==> flow/design.v <==
module coefficient_memory #(
    parameter TAPS = 128,         
    parameter COEFF_WIDTH = 16,   
    parameter ADDR_WIDTH = 7      
)(
    input  wire                    clk,
    input  wire                    rst_n,
    input  wire                    wr_en,         
    input  wire [ADDR_WIDTH-1:0]   wr_addr,       
    input  wire [COEFF_WIDTH-1:0]  wr_data,       
    input  wire                    rd_en,         
    input  wire [ADDR_WIDTH-1:0]   rd_addr,       
    output reg  [COEFF_WIDTH-1:0]  rd_data        
);
reg [COEFF_WIDTH-1:0] coefficient_ram [0:TAPS-1];
integer i;
initial begin
    for (i = 0; i < TAPS; i = i + 1) begin
        coefficient_ram[i] = 16'h0000;   
    end
    coefficient_ram[TAPS/2] = 16'h7FFF;   
end
always @(posedge clk or negedge rst_n) begin
    if (!rst_n) begin
    end else begin
        if (wr_en && (wr_addr < TAPS)) begin
            coefficient_ram[wr_addr] <= wr_data;
        end
    end
end
always @(posedge clk or negedge rst_n) begin
    if (!rst_n) begin
        rd_data <= {COEFF_WIDTH{1'b0}};
    end else begin
        if (rd_en && (rd_addr < TAPS)) begin
            rd_data <= coefficient_ram[rd_addr];
        end else if (!rd_en) begin
            rd_data <= {COEFF_WIDTH{1'b0}};   
        end
    end
end 
wire [COEFF_WIDTH-1:0] abs_coeff = wr_data[COEFF_WIDTH-1] ? -wr_data : wr_data;
wire coeff_overflow = (abs_coeff > 16'h7FFF);   
reg coeff_error_flag;
always @(posedge clk or negedge rst_n) begin
    if (!rst_n) begin
        coeff_error_flag <= 1'b0;
    end else begin
        if (wr_en && coeff_overflow) begin
            coeff_error_flag <= 1'b1;
        end else if (!wr_en) begin
            coeff_error_flag <= 1'b0;
        end
    end
end
reg [15:0] write_count;
reg [15:0] read_count;
always @(posedge clk or negedge rst_n) begin
    if (!rst_n) begin
        write_count <= 16'd0;
        read_count <= 16'd0;
    end else begin
        if (wr_en) write_count <= write_count + 1;
        if (rd_en) read_count <= read_count + 1;
    end
end
endmodule
# Reports on coefficient_memory
# Tool output for the design above, in the order of the flow.
# Line numbers count from 1 in the design file above.
# Library cell names are shortened.
# A cell with - has no value.
[setup]
top = "coefficient_memory"
clk_port = "clk"
lib = "sky130hd"
lib_corner = "tt_025C_1v80"

# Elaborated design
# Counts by Yosys on the flattened word-level netlist (proc, flatten, opt, wreduce). Print and check cells are left out. Cells with the same type and inputs are merged into one.
[word_totals]
reg_bits = 2064
wordCells = 521
[op_classes]
n_cmp = 2
equal = 255
mux = 3
reduce_and_logical = 132
[op_table]
columns = ["op", "n"]
rows = [
  ["case mux 16 bit (select 128 bit)", 1],
  ["equality test 7 bit (second input constant)", 128],
  ["equality test 7 x 6 -> 1 bit (second input constant)", 64],
  ["AND reduction 3 bit", 128],
  ["equality test 7 x 5 -> 1 bit (second input constant)", 32],
  ["equality test 7 x 4 -> 1 bit (second input constant)", 16],
  ["equality test 7 x 3 -> 1 bit (second input constant)", 8],
  ["2-to-1 mux 16 bit", 2],
  ["equality test 7 x 2 -> 1 bit (second input constant)", 4],
  ["less-than comparator 7 x 8 -> 1 bit (second input constant)", 2],
  ["equality test 7 x 1 -> 1 bit (second input constant)", 2],
  ["logical NOT 7 bit", 2],
  ["logical AND 1 bit", 2],
  ["inequality test 2 x 1 -> 1 bit (second input constant)", 1],
]

# Longest topological paths
# Depth = most cells in a row (Yosys ltp): at word level without a register or memory, in the mapped netlist without a sequential cell, where the memories' decode and read muxes count.
[logic_depth]
depth_word = 3
ABC_AREA = 0
depth_mapped = 12
depth_no_buf = 7

# Synthesis result
# Source: synth_stat.txt of the flow (Yosys; design flattened, memories mapped). It holds for the ABC_AREA given above (unset counts as 0); a run with the other value may have another netlist.
[mapped]
mapped_cells = 4352
area_um2 = 76806.2
sequential_area_um2 = 61899.4
flip_flops = 2064
buf_cells = 289
[types]
columns = ["cell_type", "n", "area_total_um2"]
rows = [
  ["edfxtp_1", 2048, 6.15E+04],
  ["a22oi_1", 503, 3.78E+03],
  ["a32oi_1", 132, 1.16E+03],
  ["nor2_1", 249, 934.646],
  ["o22ai_1", 129, 807.024],
  ["a22o_1", 76, 665.638],
  ["a222oi_1", 61, 610.586],
  ["buf_2", 122, 610.586],
  ["nand3_1", 111, 555.533],
  ["a221oi_1", 60, 525.504],
  ["nand4_1", 83, 519.248],
  ["and3_1", 79, 494.224],
  ["clkbuf_1", 124, 465.446],
  ["dfrtp_1", 16, 400.384],
  ["a21oi_1", 64, 320.307],
  ["nor4_1", 44, 275.264],
  ["mux2i_1", 25, 250.24],
  ["a2111oi_0", 27, 236.477],
]
# Not listed: further types 51, cells in them 399.

# Timing after synthesis
# OpenSTA on the mapped netlist: ideal clock, no wires. The path of least setup slack (recovery checks aside). Input and output delay are each 20% of the period. Register names are those of the netlist, which keeps one name where synthesis merged equal registers.
[synth_timing]
kind = "input to register"
startpoint = "input wr_addr[6]"
endpoint = "register coefficient_ram[74][0]"
tclk_ns = 8.02
input_delay_ns = 1.604
setup_ns = 0.436
t_arrival_ns = 4.613
t_required_ns = 7.584
slack_ns = 2.971
delay_ns = 3.445
stages = 5
path_buffers = 2
period_less_setup_slack_ns = 5.049
# "delay_ns" = arrival - input delay + setup time.
# "stages": output pins that drive a net of the path, with the launching flip-flop's if there is one; two outputs of one cell count as two.
# "period_less_setup_slack_ns" is the clock period less the worst setup slack; recovery checks do not enter. This is arithmetic on one report: input and output delays are still those of the set period (20% each).
# Between the ends stands the longest chain of elaborated cells between them, by number of cells; it is not shown to be the way that was timed. Of several equally long chains one is given.
# Each line given opens the expression or statement behind the cell; cells for indexed reads and writes are added by Yosys, which also makes memories of some case tables.
[synth_via]
path_cell_list = "clkbuf_1 > or3b_2 > clkbuf_1 > or3b_2 > nor4b_1"
elab_chain_cells = 3
[synth_rtl]
columns = ["item", "line_no", "rtl"]
rows = [
  ["from (decl)", 9, "input  wire [ADDR_WIDTH-1:0]   wr_addr,"],
  ["less-than comparator 7 x 8 -> 1 bit", 26, "if (wr_en && (wr_addr < TAPS)) begin"],
  ["logical AND 1 bit", 26, ""],
  ["AND reduction 3 bit", "-", ""],
  ["to (assign)", 27, "coefficient_ram[wr_addr] <= wr_data;"],
  ["to (decl)", 15, "reg [COEFF_WIDTH-1:0] coefficient_ram [0:TAPS-1];"],
]

# Path in the finished layout
# From the final timing report of run A: the path of least setup slack in the routed layout; clock arrival at registers is part of the times.
[layout_timing]
kind = "input to register"
startpoint = "input rd_addr[6]"
endpoint = "register rd_data"
tclk_ns = 4.32
input_delay_ns = 0.86
setup_ns = 0.12
t_arrival_ns = 4.78
t_required_ns = 5.03
slack_ns = 0.25
stages = 11
path_buffers = 4
# Where an end lacks its bit number, it is one bit of the signal, or one of the new flip-flops if synthesis recoded a state register.
# At most two assigning lines are given for a register; there are more.
[layout_via]
path_cell_list = "buf_2 > buf_6 > buf_6 > nand3b_4 > nor2_4 > buf_16 > a222oi_1 > nand4_1 > or4_4 > nor4_4 > a21oi_2"
[layout_rtl]
columns = ["item", "line_no", "rtl"]
rows = [
  ["from (decl)", 12, "input  wire [ADDR_WIDTH-1:0]   rd_addr,"],
  ["to (assign)", 33, "rd_data <= {COEFF_WIDTH{1'b0}};"],
  ["to (assign)", 36, "rd_data <= coefficient_ram[rd_addr];"],
  ["to (decl)", 13, "output reg  [COEFF_WIDTH-1:0]  rd_data"],
]
# No chain of elaborated cells between the ends is given.

Subject: coefficient_memory on sky130hd, stored results

Hello all,

Design coefficient_memory on sky130hd. What follows are 2 stored runs of the flow, each under its own settings; their order means nothing. The constraints put input and output delay at 20% of the set period each and load the outputs with 0.01 pF.
By "worst_setup_path_time_ns" is meant the share of the clock period that the worst setup path is allowed (20% is reserved at inputs, 20% at outputs), minus its slack. Clock arrival times at its registers enter into it.

# run A
==> flow/run.sh <==
#!/bin/bash
# the make line also repeats the synthesis and layout settings of config.mk as NAME=value (left out here)
make -C /OpenROAD-flow-scripts/flow DESIGN_CONFIG=/design/flow/config.mk WORK_HOME=/design/flow/orfs CLKGATE_MAP_FILE= finish
==> flow/config.mk <==
export PLATFORM = sky130hd
export DESIGN_NAME = coefficient_memory
export DESIGN_NICKNAME = coefficient_memory
export VERILOG_FILES = /design/flow/design.v
export SDC_FILE = /design/flow/constraint.sdc
export NUM_CORES = 4
export LEC_CHECK = 0
export CAP_MARGIN = 15
export CELL_PAD_IN_SITES_GLOBAL_PLACEMENT = 2
export CORE_MARGIN = 8
export CORE_UTILIZATION = 38
export CTS_CLUSTER_DIAMETER = 102
export CTS_CLUSTER_SIZE = 72
export GPL_TIMING_DRIVEN = 0
export PLACE_DENSITY_LB_ADDON = 0.0
export SETUP_SLACK_MARGIN = 0.85
export SLEW_MARGIN = 20
==> flow/constraint.sdc <==
create_clock -name core_clock -period 4.32 [get_ports {clk}]
set_input_delay 0.8640 -clock core_clock [delete_from_list [all_inputs] [get_ports {clk}]]
set_output_delay 0.8640 -clock core_clock [all_outputs]
set_load 0.01 [all_outputs]

==> run A: results <==
synthesis_area_um2=76806.2
dieArea_um2=216765.0
layout_stdcell_area_um2=95771.9
finalUtil_frac=0.475
timing.setup.ws_ns=0.250
timing.setup.tns_ns=0.000
worst_setup_path_time_ns=3.21
critical_path_kind="input to register"

# run B
==> flow/run.sh <==
#!/bin/bash
# the make line also repeats the synthesis and layout settings of config.mk as NAME=value (left out here)
make -C /OpenROAD-flow-scripts/flow DESIGN_CONFIG=/design/flow/config.mk WORK_HOME=/design/flow/orfs CLKGATE_MAP_FILE= finish
==> flow/config.mk <==
export PLATFORM = sky130hd
export DESIGN_NAME = coefficient_memory
export DESIGN_NICKNAME = coefficient_memory
export VERILOG_FILES = /design/flow/design.v
export SDC_FILE = /design/flow/constraint.sdc
export NUM_CORES = 4
export LEC_CHECK = 0
export CAP_MARGIN = 20
export CELL_PAD_IN_SITES_DETAIL_PLACEMENT = 2
export CORE_MARGIN = 6
export CORE_UTILIZATION = 29
export PLACE_DENSITY_LB_ADDON = 0.03
export SLEW_MARGIN = 0
==> flow/constraint.sdc <==
create_clock -name core_clock -period 3.8 [get_ports {clk}]
set_input_delay 0.7600 -clock core_clock [delete_from_list [all_inputs] [get_ports {clk}]]
set_output_delay 0.7600 -clock core_clock [all_outputs]
set_load 0.01 [all_outputs]

==> run B: results <==
synthesis_area_um2=76806.2
dieArea_um2=277344.0
layout_stdcell_area_um2=101332.0
finalUtil_frac=0.386
timing.setup.ws_ns=-0.154
timing.setup.tns_ns=-0.367
worst_setup_path_time_ns=3.19
critical_path_kind="input to register"

Thanks
